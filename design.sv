==> flow/design.v <==
`timescale 1ns/1ps
module Item_One(
  input  logic five_rup, ten_rup, clk, rst,
  input  logic [3:0] item_no,
  output logic product, change
);
  typedef enum logic [1:0] {S0=2'b00, S5=2'b01, S10=2'b10} state_t;
  state_t curr_state, next_state;
  always_ff @(posedge clk or posedge rst) begin    
    if (rst)
      curr_state <= S0;
    else
      curr_state <= next_state;
  end
  always_comb begin 
    next_state = curr_state;
    product = 0;
    change  = 0;
    if (item_no == 4'b0001) begin
      case (curr_state)
        S0: begin 
          if (five_rup) next_state = S5;
          else if (ten_rup)   next_state = S10;
        end
        S5: begin 
          if (five_rup) next_state = S10;
          else if (ten_rup) begin next_state = S0; product = 1; end
        end
        S10: begin
          if (five_rup) begin next_state = S0; product = 1; end
          else if (ten_rup) begin next_state = S0; product = 1; change  = 1; end
        end
        default: next_state = S0;
      endcase
    end
   else next_state = S0; 
  end
endmodule
module Item_Two(
  input  logic five_rup, ten_rup, clk, rst,
  input  logic [3:0] item_no,
  output logic product, change
);
  typedef enum logic [2:0] {S0=3'b000, S5=3'b001, S10=3'b010, S15=3'b100} state_t;
  state_t curr_state, next_state;
  always_ff @(posedge clk or posedge rst) begin
    if(rst) curr_state <= S0;  
    else curr_state <= next_state;
    end
  always_comb begin 
    next_state = curr_state;
    product = 0;
    change  = 0;
    if (item_no == 4'b0010) begin
      case (curr_state)
        S0: begin 
          if (five_rup) next_state = S5;
          else if (ten_rup)   next_state = S10;
        end
        S5: begin 
          if (five_rup) next_state = S10;
          else if (ten_rup) next_state = S15;
        end
        S10: begin
          if (five_rup) next_state = S15; 
          else if (ten_rup) begin next_state = S0; product = 1; end
        end
        S15: begin
          if(five_rup)     begin next_state = S0; {product, change} = 2'b10; end
          else if(ten_rup) begin next_state = S0; {product, change} = 2'b11; end
          end
        default: next_state = S0;
      endcase
     end
    else next_state = S0; 
  end
endmodule
module Item_Three(
  input  logic five_rup, ten_rup, clk, rst,
  input  logic [3:0] item_no,
  output logic product, change
);
  typedef enum logic [3:0] {S0=4'b0000, S5=4'b0001, S10=4'b0010, S15=4'b0100, S20=4'b1000} state_t;
  state_t curr_state, next_state;
  always_ff @(posedge clk or posedge rst) begin
    if(rst) curr_state <= S0;  
    else curr_state <= next_state;
    end
  always_comb begin 
    next_state = curr_state;
    product = 0;
    change  = 0;
    if (item_no == 4'b0100) begin
      case (curr_state)
        S0: begin 
          if (five_rup) next_state = S5;
          else if (ten_rup)   next_state = S10;
        end
        S5: begin 
          if (five_rup) next_state = S10;
          else if (ten_rup) next_state = S15;
        end
        S10: begin
          if (five_rup)     next_state = S15; 
          else if (ten_rup) next_state = S20; 
        end
        S15: begin
          if(five_rup) next_state = S20;
          else if(ten_rup) begin next_state = S0; product = 1; end
          end
        S20: begin
          if(five_rup)     begin next_state = S0;  {product, change} = 2'b10; end
          else if(ten_rup) begin next_state = S0;  {product, change} = 2'b11; end
        end
        default: next_state = S0;
      endcase
     end
    else next_state = S0; 
  end
endmodule  
module Item_Four(
  input  logic five_rup, ten_rup, clk, rst,
  input  logic [3:0] item_no,
  output logic product, change
);
  typedef enum logic [4:0] {S0=5'b00000, S5=5'b00001, S10=5'b00010, S15=5'b00100, S20=5'b01000, S25=5'b10000} state_t;
  state_t curr_state, next_state;
  always_ff @(posedge clk or posedge rst) begin
    if(rst) curr_state <= S0;  
    else curr_state <= next_state;
    end
  always_comb begin 
    next_state = curr_state;
    product = 0;
    change  = 0;
    if (item_no == 4'b1000 && !rst) begin
      case (curr_state)
        S0: begin 
          if (five_rup) next_state = S5;
          else if (ten_rup)   next_state = S10;
        end
        S5: begin 
          if (five_rup) next_state = S10;
          else if (ten_rup) next_state = S15;
        end
        S10: begin
          if (five_rup)     next_state = S15; 
          else if (ten_rup) next_state = S20; 
        end
        S15: begin
          if(five_rup) next_state = S20;
          else if(ten_rup) next_state = S25;
          end
        S20: begin
          if(five_rup)     next_state = S25; 
          else if(ten_rup) begin next_state = S0; {product, change} = 2'b10; end
        end
        S25: begin
          if(five_rup)     begin next_state = S0;  {product, change} = 2'b10; end
          else if(ten_rup) begin next_state = S0;  {product, change} = 2'b11; end
        end
        default: next_state = S0;
      endcase
     end
    else next_state = S0; 
  end
endmodule 
module VendingMachine(
  input  logic [3:0] item_no,
  input  logic five_rup, ten_rup, clk, rst,
  output logic product, change
);
  logic no1, no2, no3, no4;
  logic c1, c2, c3, c4;
  Item_One   I1(.five_rup(five_rup), .ten_rup(ten_rup), .clk(clk), .rst(rst), .product(no1), .change(c1), .item_no(item_no));
  Item_Two   I2(.five_rup(five_rup), .ten_rup(ten_rup), .clk(clk), .rst(rst), .product(no2), .change(c2), .item_no(item_no));
  Item_Three I3(.five_rup(five_rup), .ten_rup(ten_rup), .clk(clk), .rst(rst), .product(no3), .change(c3), .item_no(item_no));
  Item_Four  I4(.five_rup(five_rup), .ten_rup(ten_rup), .clk(clk), .rst(rst), .product(no4), .change(c4), .item_no(item_no));
  always_comb begin
    case(item_no)
      4'b0001: {product, change} = {no1, c1};
      4'b0010: {product, change} = {no2, c2};
      4'b0100: {product, change} = {no3, c3};
      4'b1000: {product, change} = {no4, c4};
      default: {product, change} = 2'b00;
    endcase
  end
endmodule
# From RTL to reports: VendingMachine
# Tool output for the design above, in the order of the flow.
# Lines are those of the file above, counted from 1.
# Operators: Yosys type, input widths -> output width; for muxes data width and select width s.
# Library cell names are shortened.
# Not given: --
# inputs
top,VendingMachine
clock,clk
cell_library,sky130hd
pvt_corner,tt_025C_1v80

# Word level
# Source: Yosys, flattened and elaborated, memories not mapped. Widths are those after wreduce. Registers that Yosys merges into a memory's read port (data or address) are not register bits. Print and check cells do not count. Equal cells are merged and count once.
# bits
romBits,0
mem_bits_rw,0
n_memories,0
clocked_rd_ports_x_width,0
ff_bits,14
latchBits,0
# op_classes
n_mul,0
cmp,0
n_logic,0
n_shift,0
equal,28
div,0
add_sub_neg,0
reduce_and_logical,9
mux,54
# ops
operator,count
$mux 5,12
$ne 4x4->1 const B,10
$mux 4,10
$pmux 5 s6,1
$mux 3,8
$pmux 4 s5,1
$pmux 3 s4,1
$mux 2,6
$mux 1,9
$eq 4x1->1 const B,2
$eq 4x2->1 const B,2
$eq 4x3->1 const B,2
$eq 4x4->1 const B,2
$pmux 2 s4,1
$pmux 1 s2,4
$pmux 2 s3,1
$eq 5x1->1 const B,1
$eq 5x2->1 const B,1
$eq 5x3->1 const B,1
$eq 5x4->1 const B,1
$eq 5x5->1 const B,1
$logic_not 5->1,1
$logic_not 4->1,1
$reduce_and 4->1,1
$eq 3x1->1 const B,1
$eq 3x2->1 const B,1
$eq 3x3->1 const B,1
$logic_not 3->1,1
# Not listed: further kinds 7, cells in them 7.

# Depth
# Longest topological path by Yosys (ltp), each cell counted once; first at word level (registers and memories cut), then after technology mapping (sequential cells cut; the memories' decode and read muxes count).
# depth
word_depth,5
ABC_AREA,0
depth_mapped,5
mapped_depth_nobuf,4

# Synthesis result
# The flow's flattened synthesis, as Yosys stat reports it; memories are mapped. The netlist is that of the ABC_AREA named above (0 if unset); the other value can give another one.
# mapped
cells,121
buf_cells,6
area_um2,1039.7
ff_cells,18
seq_area_um2,455.4
# by_type
cell,count,type_area_um2
dfrtp_1,14,350.336
dfstp_2,4,105.101
nor2_1,22,82.579
a21oi_1,16,80.077
mux2i_1,6,60.058
a211oi_1,6,45.043
a22oi_1,4,30.029
nand2_1,8,30.029
inv_1,7,26.275
o22ai_1,4,25.024
o211a_1,2,20.019
nand2b_1,3,18.768
nor2b_1,2,12.512
o22ai_2,1,12.512
buf_6,1,11.261
or3_4,1,11.261
buf_2,2,10.01
a221oi_1,1,8.758
# Not listed: further types 15, cells in them 17.
# By module: a second synthesis without flattening, with its own total; a netlist apart from the flattened one above.
# unflattened
hier_cells,131
hier_area_um2,1187.4
# Rows give one instance, submodules left out.
# modules
module,mod_area_um2,n_inst,cells
Item_Four,361.6,1,39
Item_Three,306.5,1,34
Item_Two,239.0,1,27
Item_One,188.9,1,21
VendingMachine,91.3,1,10

# Path before layout
# OpenSTA on the mapped netlist: ideal clock, no wires. The path of least setup slack (recovery checks aside). Input and output delay are each 20% of the period. Register names are those of the netlist, which keeps one name where synthesis merged equal registers.
# synth_timing
path_type,input to output
from,in item_no[1]
to,out (name not given)
path_buffers,1
delay_ns,1.058
required_ns,1.624
t_arrival_ns,1.464
stages,5
out_delay_ns,0.406
path_slack_ns,0.160
launch_ns,0.406
clock_period_ns,2.03
in_delay_ns,0.406
period_less_setup_slack_ns,1.87
# "delay_ns" is the arrival time less input delay plus setup time.
# A path that ends at an output port has no setup time.
# "stages": output pins that drive a net of the path, with the launching flip-flop's if there is one; two outputs of one cell count as two.
# "period_less_setup_slack_ns" is the clock period less the worst setup slack; recovery checks do not enter. This is arithmetic on one report: input and output delays are still those of the set period (20% each).
# Between the ends stands the longest chain of elaborated cells between them, by number of cells; it is not shown to be the way that was timed. Of several equally long chains one is given.
# A line is the first line of the expression or statement that the cell stems from. Yosys adds cells for indexed reads and writes and turns some case tables into memories.
# synth_between
cell_sequence,buf_6 or2_4 or3_4 o22ai_2 o31a_1
elab_chain_len,4
cells_between,7
classes_between,4 x eq/ne; 2 x mux; 1 x reduce/logical
# synth_rtl
item,line_no,rtl
from (decl),169,"input  logic [3:0] item_no,"
$eq 4x4->1,136,if (item_no == 4'b1000 && !rst) begin
$logic_and 1x1->1,136,
$mux 1,136,
$pmux 2 s4,180,case(item_no)
to (decl),171,

# Worst path after layout
# From the final timing report of run 1: the path of least setup slack in the routed layout; clock arrival at registers is part of the times.
# layout_timing
path_type,input to output
from,in item_no[0]
to,out (name not given)
required_ns,1.49
t_arrival_ns,1.51
path_slack_ns,-0.02
stages,6
in_delay_ns,0.37
path_buffers,2
out_delay_ns,0.37
clock_period_ns,1.86
launch_ns,0.37
# Between the ends stands the longest chain of elaborated cells between them, by number of cells; it is not shown to be the way that was timed. Of several equally long chains one is given.
# layout_between
cell_sequence,buf_8 or2_4 or3_4 o22ai_2 o31a_1 buf_2
elab_chain_len,4
cells_between,7
classes_between,4 x eq/ne; 2 x mux; 1 x reduce/logical
# layout_rtl
item,line_no,rtl
from (decl),169,"input  logic [3:0] item_no,"
$eq 4x4->1,136,if (item_no == 4'b1000 && !rst) begin
$logic_and 1x1->1,136,
$mux 1,136,
$pmux 2 s4,180,case(item_no)
to (decl),171,

Measured results for VendingMachine: 2 stored runs of the Yosys and OpenROAD flow on sky130hd. The settings differ; the order carries no meaning. The constraints put input and output delay at 20% of the set period each and load the outputs with 0.01 pF.
"timing.achieved_period_ns" means the clock period less the worst setup slack. The figure is calculated, with input and output delays left at 20% of the set period.
"worst_path_ns" = time allowed to the worst setup path (clock period - input delay - output delay, where it has them) - its slack; a late launch clock adds to it, a late capture clock takes from it.
By "power_uw" is meant OpenSTA's value without simulated activity: inputs other than the clock are taken to toggle once in ten clock periods, and the tool carries that through the logic.

Run 1, flow files:
==> flow/run.sh <==
#!/bin/bash
# the make line also repeats the synthesis and layout settings of config.mk as NAME=value (left out here)
make -C /OpenROAD-flow-scripts/flow DESIGN_CONFIG=/design/flow/config.mk WORK_HOME=/design/flow/orfs CLKGATE_MAP_FILE= finish
==> flow/config.mk <==
export PLATFORM = sky130hd
export DESIGN_NAME = VendingMachine
export DESIGN_NICKNAME = VendingMachine
export VERILOG_FILES = /design/flow/design.v
export SDC_FILE = /design/flow/constraint.sdc
export NUM_CORES = 4
export LEC_CHECK = 0
export CAP_MARGIN = 20
export CORE_MARGIN = 2
export CORE_UTILIZATION = 40
export SETUP_SLACK_MARGIN = 0.34
export SLEW_MARGIN = 20
==> flow/constraint.sdc <==
create_clock -name core_clock -period 1.86 [get_ports {clk}]
set_input_delay 0.3720 -clock core_clock [delete_from_list [all_inputs] [get_ports {clk}]]
set_output_delay 0.3720 -clock core_clock [all_outputs]
set_load 0.01 [all_outputs]

==> results of run 1, as CSV <==
result,value
post_route_stdcell_area_um2,1430.1
synthesis_area_um2,1039.7
timing.setup.ws_ns,-0.022
die_footprint_um2,3023.3
power_uw,804.1
layout_utilization_pct,57.7
worst_path_ns,1.14
worstPathKind,"input to output"
timing.setup.tns_ns,-0.022
timing.achieved_period_ns,1.882

Run 2, flow files:
==> flow/run.sh <==
#!/bin/bash
# the make line also repeats the synthesis and layout settings of config.mk as NAME=value (left out here)
make -C /OpenROAD-flow-scripts/flow DESIGN_CONFIG=/design/flow/config.mk WORK_HOME=/design/flow/orfs CLKGATE_MAP_FILE= finish
==> flow/config.mk <==
export PLATFORM = sky130hd
export DESIGN_NAME = VendingMachine
export DESIGN_NICKNAME = VendingMachine
export VERILOG_FILES = /design/flow/design.v
export SDC_FILE = /design/flow/constraint.sdc
export NUM_CORES = 4
export LEC_CHECK = 0
export CAP_MARGIN = 15
export CELL_PAD_IN_SITES_DETAIL_PLACEMENT = 2
export CELL_PAD_IN_SITES_GLOBAL_PLACEMENT = 0
export CORE_MARGIN = 2
export CORE_UTILIZATION = 45
export GPL_ROUTABILITY_DRIVEN = 0
export HOLD_SLACK_MARGIN = -0.08
export MIN_ROUTING_LAYER = met1
export PLACE_DENSITY = 0.45
export SLEW_MARGIN = 20
export TNS_END_PERCENT = 95
==> flow/constraint.sdc <==
create_clock -name core_clock -period 1.34 [get_ports {clk}]
set_input_delay 0.2680 -clock core_clock [delete_from_list [all_inputs] [get_ports {clk}]]
set_output_delay 0.2680 -clock core_clock [all_outputs]
set_load 0.01 [all_outputs]

Run 2: stopped before the end: placement reported DPL-0033
